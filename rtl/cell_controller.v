==> flow/design.v <==
module cell_controller
#(
    parameter DATA_WIDTH        = 256,
    parameter CELL_WIDTH        = 768,
    parameter CELL_NUM          = 1200,
    parameter FRAME_ROW_CNUM    = 30,                
    parameter FRAME_COL_CNUM    = 40,                
    parameter CELL_ROW_PNUM     = 8,                 
    parameter CELL_COL_PNUM     = 8,                 
    parameter FRAME_COL_BNUM    = FRAME_COL_CNUM/2,  
    parameter FRAME_COL_PGNUM   = FRAME_COL_CNUM/4,  
    parameter CELL_ADDR_W       = $clog2(CELL_NUM),
    parameter ROW_ADDR_W        = $clog2(FRAME_ROW_CNUM),
    parameter COL_ADDR_W        = $clog2(FRAME_COL_CNUM),
    parameter CROW_ADDR_W       = $clog2(CELL_ROW_PNUM),
    parameter BCOL_ADDR_W       = $clog2(FRAME_COL_BNUM),
    parameter PGCOL_ADDR_W      = $clog2(FRAME_COL_PGNUM)
)
(
    input                       clk,
    input                       rst,
    input                       pgroup_valid_i,
    output                      pgroup_ready_o,
    output                      frame_complete_o,
    output                      pgroup_wr_en_o,
    output  [ROW_ADDR_W-1:0]    row_addr_o,
    output  [CROW_ADDR_W-1:0]   crow_addr_o,
    output  [BCOL_ADDR_W-1:0]   bcol_addr_o,
    output  [COL_ADDR_W-1:0]    ccol_addr_o,
    output                      cell_wr_en_o,
    output  [CELL_ADDR_W-1:0]   cell_wr_addr_o,
    output                      cell_fetch_start_o
);
    localparam  CBUF_ST         = 1'b0;
    localparam  STORE_RAM_ST    = 1'b1;
    wire                        pgroup_handshake;
    reg                         frame_complete;
    reg                         cctrl_st_d;
    reg     [2:0]               ccol_store_ctn_d;
    reg     [ROW_ADDR_W-1:0]    row_addr_d;      
    reg     [CROW_ADDR_W-1:0]   crow_addr_d;     
    wire    [PGCOL_ADDR_W-1:0]  pgcol_addr_d;    
    reg     [COL_ADDR_W-1:0]    ccol_addr_d;     
    reg     [CELL_ADDR_W-1:0]   cell_wr_addr_d;  
    reg                         cctrl_st_q;
    reg     [2:0]               ccol_store_ctn_q;  
    reg     [ROW_ADDR_W-1:0]    row_addr_q;      
    reg     [CROW_ADDR_W-1:0]   crow_addr_q;     
    reg     [PGCOL_ADDR_W-1:0]  pgcol_addr_q;    
    reg     [COL_ADDR_W-1:0]    ccol_addr_q;     
    reg     [CELL_ADDR_W-1:0]   cell_wr_addr_q;  
    assign frame_complete_o     = frame_complete;
    assign pgroup_wr_en_o       = pgroup_handshake;
    assign pgroup_ready_o       = ~|(cctrl_st_q ^ CBUF_ST);
    assign cell_wr_en_o         = ~|(cctrl_st_q ^ STORE_RAM_ST);
    assign cell_wr_addr_o       = cell_wr_addr_q;
    assign row_addr_o           = row_addr_q;
    assign crow_addr_o          = crow_addr_q;
    assign bcol_addr_o          = {pgcol_addr_q, 1'b0};
    assign ccol_addr_o          = ccol_addr_q;
    assign cell_fetch_start_o   = frame_complete_o;
    assign pgroup_handshake     = pgroup_valid_i & pgroup_ready_o;
    assign pgcol_addr_d         = (pgcol_addr_q == FRAME_COL_PGNUM-1) ? {(BCOL_ADDR_W-2){1'b0}} : pgcol_addr_q + 1'b1;
    always @(*) begin
        crow_addr_d = crow_addr_q;
        if(pgcol_addr_q == FRAME_COL_PGNUM-1) begin
            if(crow_addr_q == CELL_ROW_PNUM-1) begin
                crow_addr_d = {CROW_ADDR_W{1'b0}};
            end
            else begin
                crow_addr_d = crow_addr_q + 1'b1;
            end
        end 
    end
    always @(*) begin
        row_addr_d = row_addr_q;
        if((pgcol_addr_q == FRAME_COL_PGNUM-1) && (crow_addr_q == CELL_ROW_PNUM-1)) begin
            if(row_addr_q == FRAME_ROW_CNUM-1) begin
                row_addr_d = {ROW_ADDR_W{1'b0}};
            end
            else begin
                row_addr_d = row_addr_q + 1'b1;
            end
        end 
    end
    always @(*) begin
        cctrl_st_d      = cctrl_st_q;
        cell_wr_addr_d  = cell_wr_addr_q;
        ccol_addr_d     = ccol_addr_q;
        ccol_store_ctn_d= ccol_store_ctn_q;
        frame_complete  = 1'b0;
        case(cctrl_st_q) 
            CBUF_ST: begin
                if(pgroup_handshake && (((~(row_addr_q == {ROW_ADDR_W{1'b0}})) && (crow_addr_q == {CROW_ADDR_W{1'b0}})) || ((row_addr_q == FRAME_ROW_CNUM-1) && (crow_addr_q == CELL_ROW_PNUM-1) && (pgcol_addr_q != 0)))) begin
                    cctrl_st_d          = STORE_RAM_ST;
                    ccol_store_ctn_d    = 3'd0;
                end
            end
            STORE_RAM_ST: begin
                ccol_store_ctn_d    = ccol_store_ctn_q + 1'b1;
                cell_wr_addr_d      = (cell_wr_addr_q == CELL_NUM-1) ? {CELL_ADDR_W{1'b0}} : cell_wr_addr_q + 1'b1;
                ccol_addr_d         = (ccol_addr_q == FRAME_COL_CNUM-1) ? {COL_ADDR_W{1'b0}} : ccol_addr_q + 1'b1;
                frame_complete      = (cell_wr_addr_q == CELL_NUM-1);
                if((row_addr_q == 0) && (crow_addr_q == 0) && (pgcol_addr_q == 0)) begin    
                    if(~|(ccol_store_ctn_q ^ 3'd7)) begin
                        cctrl_st_d          = CBUF_ST;
                    end
                end
                else begin
                    if(~|(ccol_store_ctn_q ^ 3'd3)) begin    
                        cctrl_st_d          = CBUF_ST;
                    end
                end
            end
        endcase
    end
    always @(posedge clk) begin
        if(rst) begin
            pgcol_addr_q <= {PGCOL_ADDR_W{1'b0}};
        end
        else if(pgroup_handshake) begin
            pgcol_addr_q <= pgcol_addr_d;
        end
    end
    always @(posedge clk) begin
        if(rst) begin
            crow_addr_q <= {CROW_ADDR_W{1'b0}};
        end
        else if(pgroup_handshake) begin
            crow_addr_q <= crow_addr_d;
        end
    end
    always @(posedge clk) begin
        if(rst) begin
            row_addr_q <= {ROW_ADDR_W{1'b0}};
        end
        else if(pgroup_handshake) begin
            row_addr_q <= row_addr_d;
        end
    end
    always @(posedge clk) begin
        if(rst) begin
            cctrl_st_q      <= 1'b0;
            cell_wr_addr_q  <= {CELL_ADDR_W{1'b0}};
            ccol_addr_q     <= {COL_ADDR_W{1'b0}};
            ccol_store_ctn_q<= 3'd0;
        end
        else begin
            cctrl_st_q      <= cctrl_st_d;
            cell_wr_addr_q  <= cell_wr_addr_d;
            ccol_addr_q     <= ccol_addr_d; 
            ccol_store_ctn_q<= ccol_store_ctn_d;
        end
    end
endmodule
# Step by step through the tools: cell_controller
# The steps from the RTL of cell_controller to its reports follow in flow order.
# Line numbers count from 1 in the design file above.
# Cell names lack the library's common part.
design:
  top_module: "cell_controller"
  clock_port: "clk"
  library: "sky130hd"
  pvt_corner: "tt_025C_1v80"

# After elaboration
# Source: Yosys, flattened and elaborated, memories not mapped. Widths are those after wreduce. Registers that Yosys merges into a memory's read port (data or address) are not register bits. Print and check cells do not count. Equal cells are merged and count once.
bits:
  regBits: 33
  inputBits: 3
  output_inout_bits: 35
  word_cells: 56
op_classes:
  add_sub_neg: 6
  n_eq: 6
  muxes: 15
  bitwise: 5
  reduce_logical: 17
op_table:
  columns: ["cell", "n"]
  rows:
  - ["2-to-1 mux 11 bit", 2]
  - ["2-to-1 mux 6 bit", 2]
  - ["adder 11 x 1 -> 11 bit with constant B", 1]
  - ["equality test 11 bit with constant B", 1]
  - ["logical AND 1 bit", 7]
  - ["adder 3 x 1 -> 3 bit with constant B", 2]
  - ["OR reduction 3 bit", 2]
  - ["adder 6 x 1 -> 6 bit with constant B", 1]
  - ["equality test 6 bit with constant B", 1]
  - ["parallel mux 3 bit (select 2 bit)", 1]
  - ["2-to-1 mux 3 bit", 2]
  - ["adder 5 x 1 -> 5 bit with constant B", 1]
  - ["equality test 5 bit with constant B", 1]
  - ["zero test 5 bit", 1]
  - ["2-to-1 mux 5 bit", 1]
  - ["AND reduction 2 bit", 2]
  - ["adder 4 x 1 -> 4 bit with constant B", 1]
  - ["equality test 4 bit with constant B", 1]
  - ["zero test 4 bit", 1]
  - ["nonzero test 4 bit", 1]
  - ["2-to-1 mux 4 bit", 1]
  - ["parallel mux 1 bit (select 2 bit)", 2]
  - ["2-to-1 mux 1 bit", 4]
  - ["equality test 3 bit with constant B", 1]
  - ["NOT 3 bit", 1]
  - ["zero test 3 bit", 1]
  - ["NOT 1 bit", 2]
  - ["!= test 2 x 1 -> 1 bit with constant B", 1]
# Not listed: further kinds 4, cells in them 4.

# Longest topological paths
# Depth = most cells in a row (Yosys ltp): at word level without a register or memory, in the mapped netlist without a sequential cell, where the memories' decode and read muxes count.
depth:
  depth_word: 7
  ABC_AREA: 1
  depth_mapped: 10
  mapped_depth_nobuf: 9

# Netlist
# Source: synth_stat.txt of the flow (Yosys; design flattened, memories mapped). It holds for the ABC_AREA given above (unset counts as 0); a run with the other value may have another netlist.
# The area totals of this step are shown rounded.
by_type:
  columns: ["type", "n", "type_area_um2"]
  rows:
  - ["dfxtp_1", 33, 660.634]
  - ["nand2_1", 43, 161.405]
  - ["ha_1", 11, 137.632]
  - ["nor2_1", 29, 108.854]
  - ["inv_1", 28, 105.101]
  - ["a21oi_1", 18, 90.086]
  - ["nand3_1", 18, 90.086]
  - ["nor3_1", 10, 50.048]
  - ["o21ai_0", 7, 35.034]
  - ["nor3b_1", 4, 30.029]
  - ["a211oi_1", 3, 22.522]
  - ["buf_4", 3, 22.522]
  - ["inv_8", 2, 22.522]
  - ["nand2_8", 1, 20.019]
  - ["nor2_8", 1, 20.019]
  - ["nor2_2", 3, 18.768]
  - ["o21ai_4", 1, 16.266]
  - ["o21bai_1", 2, 15.014]
# Not listed: further types 14, cells in them 16.
synth_totals:
  mapped_cells: 233
  mapped_area_um2: 1740
  sequential_area_um2: 661
  flip_flops: 33
  n_buf: 6

# Path before layout
# Path of least setup slack by OpenSTA after synthesis, without wires, with an ideal clock, recovery checks aside; 20% of the period is set as input and as output delay. Where synthesis merged equal registers, the netlist keeps one of their names.
synth_path:
  path_kind: "register to output"
  from: "reg cell_wr_addr_q[0]"
  to: "out frame_complete_o"
  clock_period_ns: 2.83
  output_delay_ns: 0.566
  launch_ns: 0.000
  arrival_time_ns: 1.121
  required_ns: 2.264
  path_slack_ns: 1.143
  delay_ns: 1.121
  path_stages: 7
  path_buffers: 1
  period_less_setup_slack_ns: 1.687
# "delay_ns" is the arrival time less input delay plus setup time.
# A path that ends at an output port has no setup time.
# "path_stages": output pins that drive a net of the path, with the launching flip-flop's if there is one; two outputs of one cell count as two.
# "period_less_setup_slack_ns" is the clock period less the worst setup slack; recovery checks do not enter. This is arithmetic on one report: input and output delays are still those of the set period (20% each).
# The rows between start and end are the longest chain of elaborated cells between them; the timing report does not say that the signal goes this way. Where chains are equally long, one stands for them.
# A line is the first line of the expression or statement that the cell stems from. Yosys adds cells for indexed reads and writes and turns some case tables into memories.
synth_between:
  cell_sequence: "dfxtp_1 ha_1 inv_1 nor3_1 nand3_1 inv_1 buf_4"
  elab_chain_cells: 2
  cells_between: 2
  classes_between: "eq/ne (1); mux (1)"
synth_rtl:
  columns: ["element", "line_no", "rtl"]
  rows:
  - ["start: declaration", 51, "reg     [CELL_ADDR_W-1:0]   cell_wr_addr_q;"]
  - ["start: assignment", 144, "cell_wr_addr_q  <= {CELL_ADDR_W{1'b0}};"]
  - ["start: assignment", 150, "cell_wr_addr_q  <= cell_wr_addr_d;"]
  - ["equality test 11 bit", 103, "frame_complete      = (cell_wr_addr_q == CELL_NUM-1);"]
  - ["parallel mux 1 bit (select 2 bit)", 92, "case(cctrl_st_q)"]
  - ["end: declaration", 24, "output                      frame_complete_o,"]
# Nets of the timed path that keep an RTL name, with a line that drives or declares them; the list need not be complete.
synth_nets:
  columns: ["net", "line_no"]
  rows:
  - ["cell_fetch_start_o", 92]

# Path in the finished layout
# From the final timing report of entry A: the path of least setup slack in the routed layout; clock arrival at registers is part of the times.
layout_path:
  path_kind: "register to output"
  from: "reg cell_wr_addr_q[0]"
  to: "out frame_complete_o"
  clock_period_ns: 2.42
  output_delay_ns: 0.48
  launch_ns: 0.28
  arrival_time_ns: 1.81
  required_ns: 1.94
  path_slack_ns: 0.13
  path_stages: 7
  path_buffers: 1
# The rows between start and end are the longest chain of elaborated cells between them; the timing report does not say that the signal goes this way. Where chains are equally long, one stands for them.
layout_between:
  cell_sequence: "dfxtp_1 ha_1 inv_1 nor3_1 nand3_1 inv_1 clkdlybuf4s50_1"
  elab_chain_cells: 2
  cells_between: 2
  classes_between: "eq/ne (1); mux (1)"
layout_rtl:
  columns: ["element", "line_no", "rtl"]
  rows:
  - ["start: declaration", 51, "reg     [CELL_ADDR_W-1:0]   cell_wr_addr_q;"]
  - ["start: assignment", 144, "cell_wr_addr_q  <= {CELL_ADDR_W{1'b0}};"]
  - ["start: assignment", 150, "cell_wr_addr_q  <= cell_wr_addr_d;"]
  - ["equality test 11 bit", 103, "frame_complete      = (cell_wr_addr_q == CELL_NUM-1);"]
  - ["parallel mux 1 bit (select 2 bit)", 92, "case(cctrl_st_q)"]
  - ["end: declaration", 24, "output                      frame_complete_o,"]

Subject: cell_controller on sky130hd, stored results

Hello all,

Top module cell_controller; platform sky130hd; tools Yosys and OpenROAD; 2 stored runs in no particular order. Input and output delays are each 20% of the period that was set; the output load is 0.01 pF.
"period_less_ws_ns" = clock period - worst setup slack. The figure is calculated, with input and output delays left at 20% of the set period.
"worst_setup_path_time_ns": the worst setup path's part of the clock period (all of it between registers, 20% less for each end at a port) less its slack. A launch clock that arrives late makes it longer, a capture clock that arrives late makes it shorter.
By "final_power_mw" is meant OpenSTA's value without simulated activity: inputs other than the clock are taken to toggle once in ten clock periods, and the tool carries that through the logic.
The measured numbers are rounded.

--- entry A ---
==> flow/run.sh <==
#!/bin/bash
# the make line also repeats the synthesis and layout settings of config.mk as NAME=value (left out here)
make -C /OpenROAD-flow-scripts/flow DESIGN_CONFIG=/design/flow/config.mk WORK_HOME=/design/flow/orfs CLKGATE_MAP_FILE= finish
==> flow/config.mk <==
export PLATFORM = sky130hd
export DESIGN_NAME = cell_controller
export DESIGN_NICKNAME = cell_controller
export VERILOG_FILES = /design/flow/design.v
export SDC_FILE = /design/flow/constraint.sdc
export NUM_CORES = 4
export LEC_CHECK = 0
export ABC_AREA = 1
export CAP_MARGIN = 20
export CORE_ASPECT_RATIO = 1.42
export CORE_MARGIN = 2
export CORE_UTILIZATION = 50
export CTS_CLUSTER_SIZE = 14
export GPL_ROUTABILITY_DRIVEN = 0
export PLACE_DENSITY_LB_ADDON = 0.0
export SETUP_SLACK_MARGIN = -0.02
export SLEW_MARGIN = 20
==> flow/constraint.sdc <==
create_clock -name core_clock -period 2.42 [get_ports {clk}]
set_input_delay 0.4840 -clock core_clock [delete_from_list [all_inputs] [get_ports {clk}]]
set_output_delay 0.4840 -clock core_clock [all_outputs]
set_load 0.01 [all_outputs]

==> results, as YAML <==
results:
  yosys.chip_area_um2: 1740
  design_die_area_um2: 3970
  final_stdcell_area_um2: 2210
  fin_util_pct: 66.6
  worstSetupSlack_ns: 0.130
  fin_tns_ns: 0.000
  fin_hold_ws_ns: 0.466
  final_power_mw: 1.01
  period_less_ws_ns: 2.290
  worst_setup_path_time_ns: 1.81
  critical_path_kind: "register to output"

--- entry B ---
==> flow/run.sh <==
#!/bin/bash
# the make line also repeats the synthesis and layout settings of config.mk as NAME=value (left out here)
make -C /OpenROAD-flow-scripts/flow DESIGN_CONFIG=/design/flow/config.mk WORK_HOME=/design/flow/orfs CLKGATE_MAP_FILE= finish
==> flow/config.mk <==
export PLATFORM = sky130hd
export DESIGN_NAME = cell_controller
export DESIGN_NICKNAME = cell_controller
export VERILOG_FILES = /design/flow/design.v
export SDC_FILE = /design/flow/constraint.sdc
export NUM_CORES = 4
export LEC_CHECK = 0
export CAP_MARGIN = 20
export CORE_MARGIN = 2
export CORE_UTILIZATION = 40
export SLEW_MARGIN = 20
==> flow/constraint.sdc <==
create_clock -name core_clock -period 1.94 [get_ports {clk}]
set_input_delay 0.3880 -clock core_clock [delete_from_list [all_inputs] [get_ports {clk}]]
set_output_delay 0.3880 -clock core_clock [all_outputs]
set_load 0.01 [all_outputs]

==> results, as YAML <==
results:
  yosys.chip_area_um2: 1700
  design_die_area_um2: 4780
  final_stdcell_area_um2: 2300
  fin_util_pct: 57.2
  worstSetupSlack_ns: 0.073
  fin_tns_ns: 0.000
  fin_hold_ws_ns: 0.501
  final_power_mw: 1.22
  period_less_ws_ns: 1.867
  worst_setup_path_time_ns: 1.48
  critical_path_kind: "register to output"

Thanks
